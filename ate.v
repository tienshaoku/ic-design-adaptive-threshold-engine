==> flow/design.v <==
module ate(clk,reset,pix_data,bin,threshold);
input clk;
input reset;
input [7:0] pix_data;
output reg bin;
output reg [7:0] threshold;
reg [7:0] buffer [64:0]; 
reg [6:0] count;  
reg [7:0] min;
reg [7:0] max;
reg [4:0] block_count;
reg [8:0] tmp;
integer i;
always @(*) begin    
bin= ~|block_count[2:1] ? 1'b0: (buffer[64]>= threshold);
end
always @(posedge reset or posedge clk) begin
if (reset) begin
    max<= 'b0;
	min<= 'hff;
	for(i=0; i<=64; i= i+1)
		buffer[i]<= 'b0;
	count<= 'b0; 
	block_count<= 'b0;
	tmp<= 'b0;
	threshold<= 'b0;
end
else begin
	buffer[0]<= pix_data;
	for(i=1; i<=64; i= i+1)
		buffer[i]<= buffer[i-1];
	if(count[6]) begin
		count<= 1;
		max<= pix_data;
		min<= pix_data;
	end
	else begin
		count<= count+ 1;
		if(pix_data> max)
			max<= pix_data;
		if(pix_data< min)
			min<= pix_data;
	end
	tmp= {1'b0, max}+ {1'b0, min};
	if(count[6]) begin
		if (block_count[2] & block_count[0])  
			block_count <= 5'b0;
		else 
			block_count<= block_count+ 1;
		if ((block_count[1]==0) & ~(block_count[0] ^ block_count[2]))  
			threshold<= 5'b0;
		else
			threshold= tmp[8:1]+ {7'b0, tmp[0]};
	end
end
end
endmodule
# Step by step through the tools: ate
# The steps from the RTL of ate to its reports follow in flow order.
# Line numbers count from 1 in the design file above.
# Library cell names are shortened.
# The mark n/a stands for no value.
dict set report inputs {
  top {ate}
  clock_port {clk}
  library {sky130hd}
  lib_corner {tt_025C_1v80}
}

# After elaboration
# Source: Yosys, flattened and elaborated. Widths are those after wreduce. Registers that Yosys merges into a memory's read port (data or address) are not register bits. Print and check cells do not count. Equal cells are merged and count once.
dict set report classes {
  add_sub_neg 4
  cmp 3
  muxes 8
  logic 5
  reduce_and_logical 3
}
# cell n
set ops {}
lappend ops {{2-to-1 mux 8 bit} 5}
lappend ops {{adder 8 x 8 -> 9 bit} 1}
lappend ops {{adder 8 x 1 -> 8 bit} 1}
lappend ops {{greater-or-equal comparator 8 bit} 1}
lappend ops {{greater-than comparator 8 bit} 1}
lappend ops {{< comparator 8 bit} 1}
lappend ops {{adder 7 x 1 -> 7 bit with constant B} 1}
lappend ops {{2-to-1 mux 7 bit} 1}
lappend ops {{adder 5 x 1 -> 5 bit with constant B} 1}
lappend ops {{2-to-1 mux 5 bit} 1}
lappend ops {{nonzero test 2 bit} 2}
lappend ops {{AND 1 bit} 2}
lappend ops {{NOT 1 bit} 2}
lappend ops {{OR reduction 2 bit} 1}
lappend ops {{bitwise XOR 1 bit} 1}
lappend ops {{2-to-1 mux 1 bit} 1}
dict set report bits {
  register_bits 556
  input_bits 10
  output_inout_bits 9
  elab_cells 93
}

# Logic depth
# Depth = most cells in a row (Yosys ltp): at word level without a register or memory, in the mapped netlist without a sequential cell, where the memories' decode and read muxes count.
dict set report depth {
  ltp_word 4
  abc_area 0
  mapped_depth 9
  depth_no_buf 8
}

# Mapped cells and area
# Yosys stat after the flow's synthesis: flattened, memories mapped to cells. It holds for the ABC_AREA given above (unset counts as 0); a run with the other value may have another netlist.
# The area totals of this step are shown rounded.
dict set report mapped {
  stdcells 781
  yosys_area_mm2 0.0156
  seq_area_mm2 0.0139
  ff_cells 554
  buffers 4
}
# type n area_total_um2
set by_type {}
lappend by_type {dfrtp_1 546 1.37E+04}
lappend by_type {ha_1 36 450.432}
lappend by_type {dfstp_2 8 210.202}
lappend by_type {inv_1 29 108.854}
lappend by_type {a22o_1 10 87.584}
lappend by_type {a21o_1 10 75.072}
lappend by_type {a211o_1 8 70.067}
lappend by_type {o32ai_1 8 70.067}
lappend by_type {xor2_1 7 61.309}
lappend by_type {nor3_1 12 60.058}
lappend by_type {nand2b_1 9 56.304}
lappend by_type {nand2_1 13 48.797}
lappend by_type {xnor2_1 5 43.792}
lappend by_type {nor2_1 11 41.29}
lappend by_type {a21oi_1 7 35.034}
lappend by_type {nand4_1 5 31.28}
lappend by_type {o22ai_1 5 31.28}
lappend by_type {a211oi_2 2 25.024}
# Not listed: further types 31, cells in them 50.

# Path before layout
# OpenSTA on the mapped netlist: ideal clock, no wires. The path of least setup slack (recovery checks aside). Input and output delay are each 20% of the period. Register names are those of the netlist, which keeps one name where synthesis merged equal registers.
dict set report synth_path {
  kind {reg-to-reg}
  start {register max[0]}
  end {register threshold[6]}
  tclk_ns 3.15
  setup_ns 0.121
  launch_ns 0.000
  t_arrival_ns 2.196
  required_ns 3.029
  path_slack_ns 0.833
  path_delay_ns 2.317
  stages 9
  n_path_buf 0
  synth_period_reached_ns 2.317
}
# "path_delay_ns" is the arrival time less input delay plus setup time.
# "stages" counts driving pins, that of a launching flip-flop among them; a cell with two outputs on the path counts twice.
# "synth_period_reached_ns" is the clock period less the worst setup slack; recovery checks do not enter. This is arithmetic on one report: input and output delays are still those of the set period (20% each).
# The rows between start and end are the longest chain of elaborated cells between them; the timing report does not say that the signal goes this way. Where chains are equally long, one stands for them.
# A line is the first line of the expression or statement that the cell stems from. Yosys adds cells for indexed reads and writes and turns some case tables into memories.
# At most two assigning lines are given for a register; there are more.
dict set report synth_between {
  path_cell_list {dfrtp_1 > ha_1 > fa_1 > a211oi_2 > o21bai_1 > a211oi_2 > nand4_1 > xnor2_1 > a22o_1}
  elab_chain_len 3
  cells_between 3
  cone_lines 3
  cone_classes {add/sub (2); mux (1)}
}
# element line
set synth_rtl {}
lappend synth_rtl {{start, declared} 10} ;# reg [7:0] max;
lappend synth_rtl {{start, assigned} 34} ;# max<= pix_data;
lappend synth_rtl {{start, assigned} 40} ;# max<= pix_data;
lappend synth_rtl {{adder 8 x 8 -> 9 bit} 44} ;# tmp= {1'b0, max}+ {1'b0, min};
lappend synth_rtl {{adder 8 x 1 -> 8 bit} 53} ;# threshold= tmp[8:1]+ {7'b0, tmp[0]};
lappend synth_rtl {{2-to-1 mux 8 bit} 50} ;# if ((block_count[1]==0) & ~(block_count[0] ^ block_count[2]))
lappend synth_rtl {{end, assigned} 51} ;# threshold<= 5'b0;
lappend synth_rtl {{end, assigned} 53}
lappend synth_rtl {{end, declared} 6} ;# output reg [7:0] threshold;

# Timing after layout
# Path of least setup slack in the final report of run 1 (OpenROAD, finished layout, wires in). Where an end is a register, its clock arrival counts in the times.
dict set report layout_path {
  kind {reg-to-output}
  start {register threshold[0]}
  end {output bin}
  tclk_ns 3.51
  out_delay_ns 0.70
  launch_ns 0.54
  t_arrival_ns 2.69
  required_ns 2.81
  path_slack_ns 0.12
  stages 9
  n_path_buf 1
}
# The rows between start and end are the longest chain of elaborated cells between them; the timing report does not say that the signal goes this way. Where chains are equally long, one stands for them.
# At most two assigning lines are given for a register; there are more.
dict set report layout_between {
  path_cell_list {dfrtp_2 > ha_1 > nand2b_1 > a21o_1 > a21oi_1 > nor2b_1 > o2111ai_1 > a21oi_1 > clkdlybuf4s50_1}
  elab_chain_len 2
  cells_between 2
  cone_lines 1
  cone_classes {compare (1); mux (1)}
}
# element line
set layout_rtl {}
lappend layout_rtl {{start, declared} 6} ;# output reg [7:0] threshold;
lappend layout_rtl {{start, assigned} 26} ;# threshold<= 'b0;
lappend layout_rtl {{start, assigned} 53} ;# threshold= tmp[8:1]+ {7'b0, tmp[0]};
lappend layout_rtl {{greater-or-equal comparator 8 bit} 15} ;# bin= ~|block_count[2:1] ? 1'b0: (buffer[64]>= threshold);
lappend layout_rtl {{2-to-1 mux 1 bit} 15}
lappend layout_rtl {{end, declared} 5} ;# output reg bin;

# Below are 2 stored runs of the flow (Yosys, OpenROAD; platform sky130hd) on ate, each with its settings and what was measured, unordered. Constraints: input delay and output delay 20% of the set period each, output load 0.01 pF.
# By "timing.achieved_period_ns" is meant the clock period of the run minus its worst setup slack. This is arithmetic on one report: input and output delays are still those of the set period (20% each).
# "timing.worst_path_ns" means the part of the period allowed to the worst setup path (the constraints hold back 20% at inputs and 20% at outputs) less its slack; where the path has registers, the arrival times of their clocks count too.
# By "totalPower_mw" is meant OpenSTA's value without simulated activity: inputs other than the clock are taken to toggle once in ten clock periods, and the tool carries that through the logic.
# The results are shown rounded.
run="run 1" settings period_ns=3.51 CORE_UTILIZATION=66 PLACE_DENSITY=0.58 CELL_PAD_IN_SITES_DETAIL_PLACEMENT=0 CAP_MARGIN=40 SLEW_MARGIN=20 MAX_ROUTING_LAYER="met5" CORE_MARGIN=2
run="run 1" results synth_area_mm2=0.0156 total_die_area_mm2=0.0248 finish.stdcell_area_mm2=0.018 post_route_util_pct=77.3 worst_setup_slack_ns=0.123 tns_setup_ns=0.000 totalPower_mw=14.9 timing.achieved_period_ns=3.387 timing.worst_path_ns=2.69 critical_path_type="reg-to-output"
run="run 2" settings period_ns=1.54 CORE_UTILIZATION=50 SETUP_SLACK_MARGIN=0.01 PLACE_DENSITY=0.86 CORE_ASPECT_RATIO=1.81 CORE_MARGIN=7 CELL_PAD_IN_SITES_DETAIL_PLACEMENT=0 TNS_END_PERCENT=50 GPL_ROUTABILITY_DRIVEN=1 CTS_CLUSTER_SIZE=16 CTS_CLUSTER_DIAMETER=257 CAP_MARGIN=20 SLEW_MARGIN=20
run="run 2" results synth_area_mm2=0.0156 total_die_area_mm2=0.0365 finish.stdcell_area_mm2=0.0185 post_route_util_pct=60.6 worst_setup_slack_ns=-1.05 tns_setup_ns=-14.7 totalPower_mw=33.3 timing.achieved_period_ns=2.594 timing.worst_path_ns=2.59 critical_path_type="reg-to-reg"
